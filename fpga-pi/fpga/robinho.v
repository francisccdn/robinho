==> flow/design.v <==
module robinho 
(
input rst,
input clk,
input rasp_on,
input obj_inSight,
input obj_isClose,
output reg [0:3]w_motor,
output [0:3]c_motor
);
integer n_turns;
reg cur_state = init;
parameter init = 0, stop = 1, foward = 2, turn = 3, clawD = 4, clawU = 5;
integer timer = 0;
integer time_begin, time_limit;
parameter claw_time = 140000000  , turn_time = 250000000  , fwd_time = 100000000  ;
reg dir = c_stop;
parameter c_up = 0, c_down = 1, c_stop = 2;
wire stepperMotor_out;
assign c_motor = stepperMotor_out;
stepperMotor claw(
	.clk(clk),
	.dir(dir),
	.stepMotor(stepperMotor_out)
);
always @ (posedge clk)
begin
	timer <= timer + 1;
end
always @ (*)
begin
case(cur_state)
	init:
	begin
		w_motor <= 4'b1111;  
		dir = c_stop;
	end
	stop:
	begin
		w_motor <= 4'b1111;  
		dir = c_stop;
	end
	foward:
	begin
		time_limit = (time_begin + fwd_time) > 4294967296 ? (time_begin + fwd_time - 4294967296) : (time_begin + fwd_time); 
		if(timer >= time_limit)
		begin
			time_begin = timer;
			n_turns = n_turns - 1;
		end
		w_motor[0:1] <= 2'b10;  
		w_motor[2:3] <= 2'b10;  
		dir = c_stop;
	end
	turn:
	begin
		time_limit = (time_begin + turn_time) > 4294967296 ? (time_begin + turn_time - 4294967296) : (time_begin + turn_time); 
		if(timer >= time_limit)
		begin
			time_begin = timer;
			n_turns = n_turns + 1;
		end
		w_motor[0:1] <= 2'b10;  
		w_motor[2:3] <= 2'b01;  
		dir = c_stop;
	end
	clawD:
	begin
		w_motor <= 4'b1111;  
		dir = c_down;
	end
	clawU:
	begin
		w_motor <= 4'b1111;  
		dir = c_up;
	end	
endcase
end
always @ (posedge clk)
begin 
if(rst)
	cur_state <= init;
case(cur_state)
	init:
	begin
		if(rasp_on)
			cur_state <= stop;
		else
			cur_state <= init;
	end
	stop:
	begin
		if(obj_isClose)
			cur_state <= clawD;
		else if(obj_inSight)
		begin
			time_begin = timer;
			cur_state <= foward;
		end
		else if(!obj_inSight)
		begin
			time_begin = timer;
			cur_state <= turn;
		end
	end
	foward:
	begin
		if(n_turns > 0)
		begin
			time_begin = timer;
			cur_state <= foward;
		end
		else if(!obj_inSight)
		begin
			time_begin = timer;
			cur_state <= turn;
		end
		else if(obj_isClose)
			cur_state <= stop;
	end
	turn:
	begin
		if(obj_inSight || n_turns > 2)
		begin
			time_begin = timer;
			cur_state <= foward;
		end
	end
	clawD:
	begin
		time_begin = timer;
		time_limit = (time_begin + claw_time) > 4294967296 ? (time_begin + claw_time - 4294967296) : (time_begin + claw_time); 
		if(timer > time_limit)
			cur_state <= clawU;
	end
	clawU:
	begin
		time_begin = timer;
		time_limit = (time_begin + claw_time) > 4294967296 ? (time_begin + claw_time - 4294967296) : (time_begin + claw_time); 
		if(timer > time_limit)
			cur_state <= stop;
	end
endcase
end
endmodule
module stepperMotor(clk, dir, stepMotor);  
	input clk;
	input dir; 				
	output reg [0:3]stepMotor;
	parameter step_time = 250000;
	integer timer;
	always@(posedge clk)
	begin
		timer = timer + 1;
		case(dir)
		0:
		begin
			if(timer < step_time)
				stepMotor[0:3]=4'b0011;
			else if((timer > step_time) && (timer < step_time*2))
				stepMotor[0:3]=4'b1001;
			else if((timer > step_time*2) && (timer < step_time*3))
				stepMotor[0:3]=4'b1100;
			else if((timer > step_time*3) && (timer < step_time*4))
				stepMotor[0:3]=4'b0110;
			else if(timer > step_time*4)
				timer = 32'b0;
		end
		1:
		begin
			if(timer < step_time)
				stepMotor[0:3]=4'b0110;
			else if((timer > step_time) && (timer < step_time*2))
				stepMotor[0:3]=4'b1100;
			else if((timer > step_time*2) && (timer < step_time*3))
				stepMotor[0:3]=4'b1001;
			else if((timer > step_time*3) && (timer < step_time*4))
				stepMotor[0:3]=4'b0011;
			else if(timer > step_time*4)
				timer = 32'b0;
		end
		2:
		begin
			stepMotor[0:3] = 4'b1111;
		end
		endcase
	end
endmodule
* Reports on robinho
Tool output for the design above, in the order of the flow.
Lines are those of the file above, counted from 1.
Not given: -
- Design top :: robinho
- Clock input :: clk
- Cell library :: sky130hd
- Library corner :: tt_025C_1v80

* Elaborated design
Yosys after proc, flatten, opt, wreduce and memory -nomap, before mapping. Memory bits, and registers merged into a memory's read port (data or address), are not among the register bits. Print and check cells are not counted. Equal cells are merged and count once.
- Add/sub/neg operators :: 1
- $lt $le $gt $ge :: 8
- Multiplexer cells :: 7
- Reduce/logical cells :: 5
** Operators by type and width (number)
- 32-bit 2-to-1 mux :: 5
- 32-bit by 21-bit greater-than comparator with 1-bit output with constant B :: 2
- 32-bit by 21-bit < comparator with 1-bit output with constant B :: 2
- 32-bit by 19-bit greater-than comparator with 1-bit output with constant B :: 1
- 32-bit by 19-bit < comparator with 1-bit output with constant B :: 1
- 32-bit by 2-bit adder with 32-bit output with constant B :: 1
- 32-bit by 20-bit greater-than comparator with 1-bit output with constant B :: 1
- 32-bit by 20-bit < comparator with 1-bit output with constant B :: 1
- 4-bit nonzero test :: 1
- 1-bit logical AND :: 3
- 2-bit OR reduction :: 1
- 1-bit 2-to-1 mux :: 2
- Flip-flop bits (word level) :: 33
- Input port bits :: 5
- Output and inout port bits :: 8
- Word-level cells :: 23

* Logic depth
Longest topological path by Yosys (ltp), each cell counted once; first at word level (registers and memories cut), then after technology mapping (sequential cells cut; the memories' decode and read muxes count).
- Depth in word-level cells :: 7
- ABC_AREA :: 0
- Mapped depth :: 13
- Gate-level depth less buffers :: 10

* Synthesis result
Source: synth_stat.txt of the flow (Yosys; design flattened, memories mapped). It holds for the ABC_AREA given above (unset counts as 0); a run with the other value may have another netlist.
The area totals of this step are shown rounded.
- Cells in the netlist :: 288
- Synthesis area :: 2300 um^2
- Area of sequential cells :: 661 um^2
- Mapped flip-flops :: 33
- Buffers :: 22
** Cell types
- sky130_fd_sc_hd__dfxtp_1 :: number 33, area in all 660.634 um^2
- sky130_fd_sc_hd__xnor2_1 :: number 20, area in all 175.168 um^2
- sky130_fd_sc_hd__nor2_1 :: number 35, area in all 131.376 um^2
- sky130_fd_sc_hd__xor2_1 :: number 12, area in all 105.101 um^2
- sky130_fd_sc_hd__nand3_1 :: number 19, area in all 95.091 um^2
- sky130_fd_sc_hd__buf_4 :: number 11, area in all 82.579 um^2
- sky130_fd_sc_hd__nand4_1 :: number 13, area in all 81.328 um^2
- sky130_fd_sc_hd__nor3_1 :: number 15, area in all 75.072 um^2
- sky130_fd_sc_hd__nand2_1 :: number 19, area in all 71.318 um^2
- sky130_fd_sc_hd__nor4_1 :: number 11, area in all 68.816 um^2
- sky130_fd_sc_hd__nor4_4 :: number 2, area in all 42.541 um^2
- sky130_fd_sc_hd__buf_6 :: number 3, area in all 33.782 um^2
- sky130_fd_sc_hd__and2_1 :: number 5, area in all 31.28 um^2
- sky130_fd_sc_hd__nor2_2 :: number 5, area in all 31.28 um^2
- sky130_fd_sc_hd__inv_1 :: number 8, area in all 30.029 um^2
- sky130_fd_sc_hd__or4_1 :: number 4, area in all 30.029 um^2
- sky130_fd_sc_hd__a21oi_2 :: number 3, area in all 26.275 um^2
- sky130_fd_sc_hd__a31oi_1 :: number 4, area in all 25.024 um^2
Not listed: further types 40, cells in them 66.
By module: a second synthesis without flattening, with its own total; a netlist apart from the flattened one above.
- Cells (unflattened synthesis) :: 371
- Area total of the unflattened synthesis :: 2900 um^2
Each row is one instance without its submodules.
** By module
- stepperMotor :: instances 1, cells 362, area 2840 um^2, seq. area 761 um^2
- robinho :: instances 1, cells 9, area 60.1 um^2, seq. area 0.0 um^2

* Path before layout
OpenSTA on the mapped netlist: ideal clock, no wires. The path of least setup slack (recovery checks aside). Input and output delay are each 20% of the period. Register names are those of the netlist, which keeps one name where synthesis merged equal registers.
- Path type :: register to register
- Start point :: reg claw.timer[0]
- End point :: reg claw.timer[17]
- Period :: 2.96 ns
- Setup time :: 0.073 ns
- Time at the first pin :: 0.000 ns
- Arrival :: 3.033 ns
- Required time :: 2.887 ns
- Setup slack :: -0.146 ns
- Path delay :: 3.106 ns
- Stages on the path :: 13
- Buffers on the path :: 3
- Synthesis period reached :: 3.106 ns
"path delay" = arrival - input delay + setup time.
"stages on the path" counts driving pins, that of a launching flip-flop among them; a cell with two outputs on the path counts twice.
"synthesis period reached" is the clock period less the worst setup slack; recovery checks do not enter. This is arithmetic on one report: input and output delays are still those of the set period (20% each).
Between the ends stands the longest chain of elaborated cells between them, by number of cells; it is not shown to be the way that was timed. Of several equally long chains one is given.
A line is the first line of the expression or statement that the cell stems from. Yosys adds cells for indexed reads and writes and turns some case tables into memories.
A register here has more assigning lines than the two given.
- Cells stage by stage :: sky130_fd_sc_hd__dfxtp_1 -> sky130_fd_sc_hd__ha_1 -> sky130_fd_sc_hd__buf_4 -> sky130_fd_sc_hd__nand3_2 -> sky130_fd_sc_hd__or4_1 -> sky130_fd_sc_hd__clkbuf_1 -> sky130_fd_sc_hd__nor4_1 -> sky130_fd_sc_hd__xnor2_1 -> sky130_fd_sc_hd__or4bb_1 -> sky130_fd_sc_hd__nor3_2 -> sky130_fd_sc_hd__a21oi_2 -> sky130_fd_sc_hd__buf_6 -> sky130_fd_sc_hd__nor3_4
- Length of the longest elaborated chain :: 7
- Elaborated cells on any way between the ends :: 17
- Classes of those cells :: add/sub: 1; compare: 8; mux: 5; reduce/logical: 3
** RTL lines, path after synthesis
- from (decl) :: line 151 : integer timer;
- from (assign) :: line 154 : timer = timer + 1;
- from (assign) :: line 167 : timer = 32'b0;
- 32-bit by 2-bit adder with 32-bit output :: line 154
- 32-bit by 21-bit greater-than comparator with 1-bit output :: line 166 : else if(timer > step_time*4)
- 32-bit 2-to-1 mux :: line 166
- 32-bit 2-to-1 mux :: line 164 : else if((timer > step_time*3) && (timer < step_time*4))
- 32-bit 2-to-1 mux :: line 162 : else if((timer > step_time*2) && (timer < step_time*3))
- 32-bit 2-to-1 mux :: line 160 : else if((timer > step_time) && (timer < step_time*2))
- 32-bit 2-to-1 mux :: line 158 : if(timer < step_time)
- to (assign) :: line 154
- to (assign) :: line 167
- to (decl) :: line 151

* Timing after layout
From the final timing report of run 2: the path of least setup slack in the routed layout; clock arrival at registers is part of the times.
- Path type :: register to register
- Start point :: reg claw.timer[4]
- End point :: reg claw.timer[24]
- Period :: 3.34 ns
- Setup time :: 0.06 ns
- Time at the first pin :: 0.29 ns
- Arrival :: 3.14 ns
- Required time :: 3.58 ns
- Setup slack :: 0.44 ns
- Stages on the path :: 12
- Buffers on the path :: 2
Between the ends stands the longest chain of elaborated cells between them, by number of cells; it is not shown to be the way that was timed. Of several equally long chains one is given.
A register here has more assigning lines than the two given.
- Cells stage by stage :: sky130_fd_sc_hd__dfxtp_4 -> sky130_fd_sc_hd__nand4_4 -> sky130_fd_sc_hd__nor4_4 -> sky130_fd_sc_hd__and4_4 -> sky130_fd_sc_hd__mux2_4 -> sky130_fd_sc_hd__o21a_1 -> sky130_fd_sc_hd__or4bb_4 -> sky130_fd_sc_hd__nor3_4 -> sky130_fd_sc_hd__a21oi_4 -> sky130_fd_sc_hd__buf_6 -> sky130_fd_sc_hd__clkbuf_16 -> sky130_fd_sc_hd__nor2_1
- Length of the longest elaborated chain :: 7
- Elaborated cells on any way between the ends :: 17
- Classes of those cells :: add/sub: 1; compare: 8; mux: 5; reduce/logical: 3
** RTL lines, path after layout
- from (decl) :: line 151 : integer timer;
- from (assign) :: line 154 : timer = timer + 1;
- from (assign) :: line 167 : timer = 32'b0;
- 32-bit by 2-bit adder with 32-bit output :: line 154
- 32-bit by 21-bit greater-than comparator with 1-bit output :: line 166 : else if(timer > step_time*4)
- 32-bit 2-to-1 mux :: line 166
- 32-bit 2-to-1 mux :: line 164 : else if((timer > step_time*3) && (timer < step_time*4))
- 32-bit 2-to-1 mux :: line 162 : else if((timer > step_time*2) && (timer < step_time*3))
- 32-bit 2-to-1 mux :: line 160 : else if((timer > step_time) && (timer < step_time*2))
- 32-bit 2-to-1 mux :: line 158 : if(timer < step_time)
- to (assign) :: line 154
- to (assign) :: line 167
- to (decl) :: line 151

## Implementation results

Below are 2 stored runs of the flow (Yosys, OpenROAD; platform sky130hd) on robinho, each with its settings and what was measured, unordered. Constraints: input delay and output delay 20% of the set period each, output load 0.01 pF.
"period reached" means the clock period less the worst setup slack. The figure is calculated, with input and output delays left at 20% of the set period.
By "worst path time" is meant the share of the clock period that the worst setup path is allowed (20% is reserved at inputs, 20% at outputs), minus its slack. Clock arrival times at its registers enter into it.
"total power of the final layout" rests on the timing tool's default activity at the inputs, not on a simulated workload.
Measured values are rounded.

* Run 1
** Files
==> flow/run.sh <==
#!/bin/bash
# the make line also repeats the synthesis and layout settings of config.mk as NAME=value (left out here)
make -C /OpenROAD-flow-scripts/flow DESIGN_CONFIG=/design/flow/config.mk WORK_HOME=/design/flow/orfs CLKGATE_MAP_FILE= finish
==> flow/config.mk <==
export PLATFORM = sky130hd
export DESIGN_NAME = robinho
export DESIGN_NICKNAME = robinho
export VERILOG_FILES = /design/flow/design.v
export SDC_FILE = /design/flow/constraint.sdc
export NUM_CORES = 4
export LEC_CHECK = 0
export CAP_MARGIN = 20
export CELL_PAD_IN_SITES_DETAIL_PLACEMENT = 2
export CORE_ASPECT_RATIO = 1.02
export CORE_MARGIN = 2
export CORE_UTILIZATION = 47
export CTS_CLUSTER_DIAMETER = 60
export GPL_ROUTABILITY_DRIVEN = 0
export GPL_TIMING_DRIVEN = 1
export PLACE_DENSITY_LB_ADDON = 0.01
export SETUP_SLACK_MARGIN = 0.67
export SLEW_MARGIN = 20
export TNS_END_PERCENT = 15
==> flow/constraint.sdc <==
create_clock -name core_clock -period 3.89 [get_ports {clk}]
set_input_delay 0.7780 -clock core_clock [delete_from_list [all_inputs] [get_ports {clk}]]
set_output_delay 0.7780 -clock core_clock [all_outputs]
set_load 0.01 [all_outputs]
** Results
Not finished: clock tree synthesis ended with error DPL-0033.

* Run 2
** Files
==> flow/run.sh <==
#!/bin/bash
# the make line also repeats the synthesis and layout settings of config.mk as NAME=value (left out here)
make -C /OpenROAD-flow-scripts/flow DESIGN_CONFIG=/design/flow/config.mk WORK_HOME=/design/flow/orfs CLKGATE_MAP_FILE= finish
==> flow/config.mk <==
export PLATFORM = sky130hd
export DESIGN_NAME = robinho
export DESIGN_NICKNAME = robinho
export VERILOG_FILES = /design/flow/design.v
export SDC_FILE = /design/flow/constraint.sdc
export NUM_CORES = 4
export LEC_CHECK = 0
export CAP_MARGIN = 20
export CORE_MARGIN = 2
export CORE_UTILIZATION = 40
export SETUP_SLACK_MARGIN = 0.67
export SLEW_MARGIN = 20
==> flow/constraint.sdc <==
create_clock -name core_clock -period 3.34 [get_ports {clk}]
set_input_delay 0.6680 -clock core_clock [delete_from_list [all_inputs] [get_ports {clk}]]
set_output_delay 0.6680 -clock core_clock [all_outputs]
set_load 0.01 [all_outputs]
** Results
- Final utilization :: 55.1 %
- Period reached :: 2.902 ns
- Area of the standard cells in the finished layout :: 3060 um^2
- Die outline area :: 6380 um^2
- Final worst hold slack :: 0.468 ns
- Summed negative setup slack :: 0.000 ns
- Chip area after synthesis (Yosys) :: 2300 um^2
- Total power of the final layout :: 707 µW
- Worst path time :: 2.90 ns
- Kind of the worst setup path :: register to register
- Worst slack on setup checks :: 0.438 ns
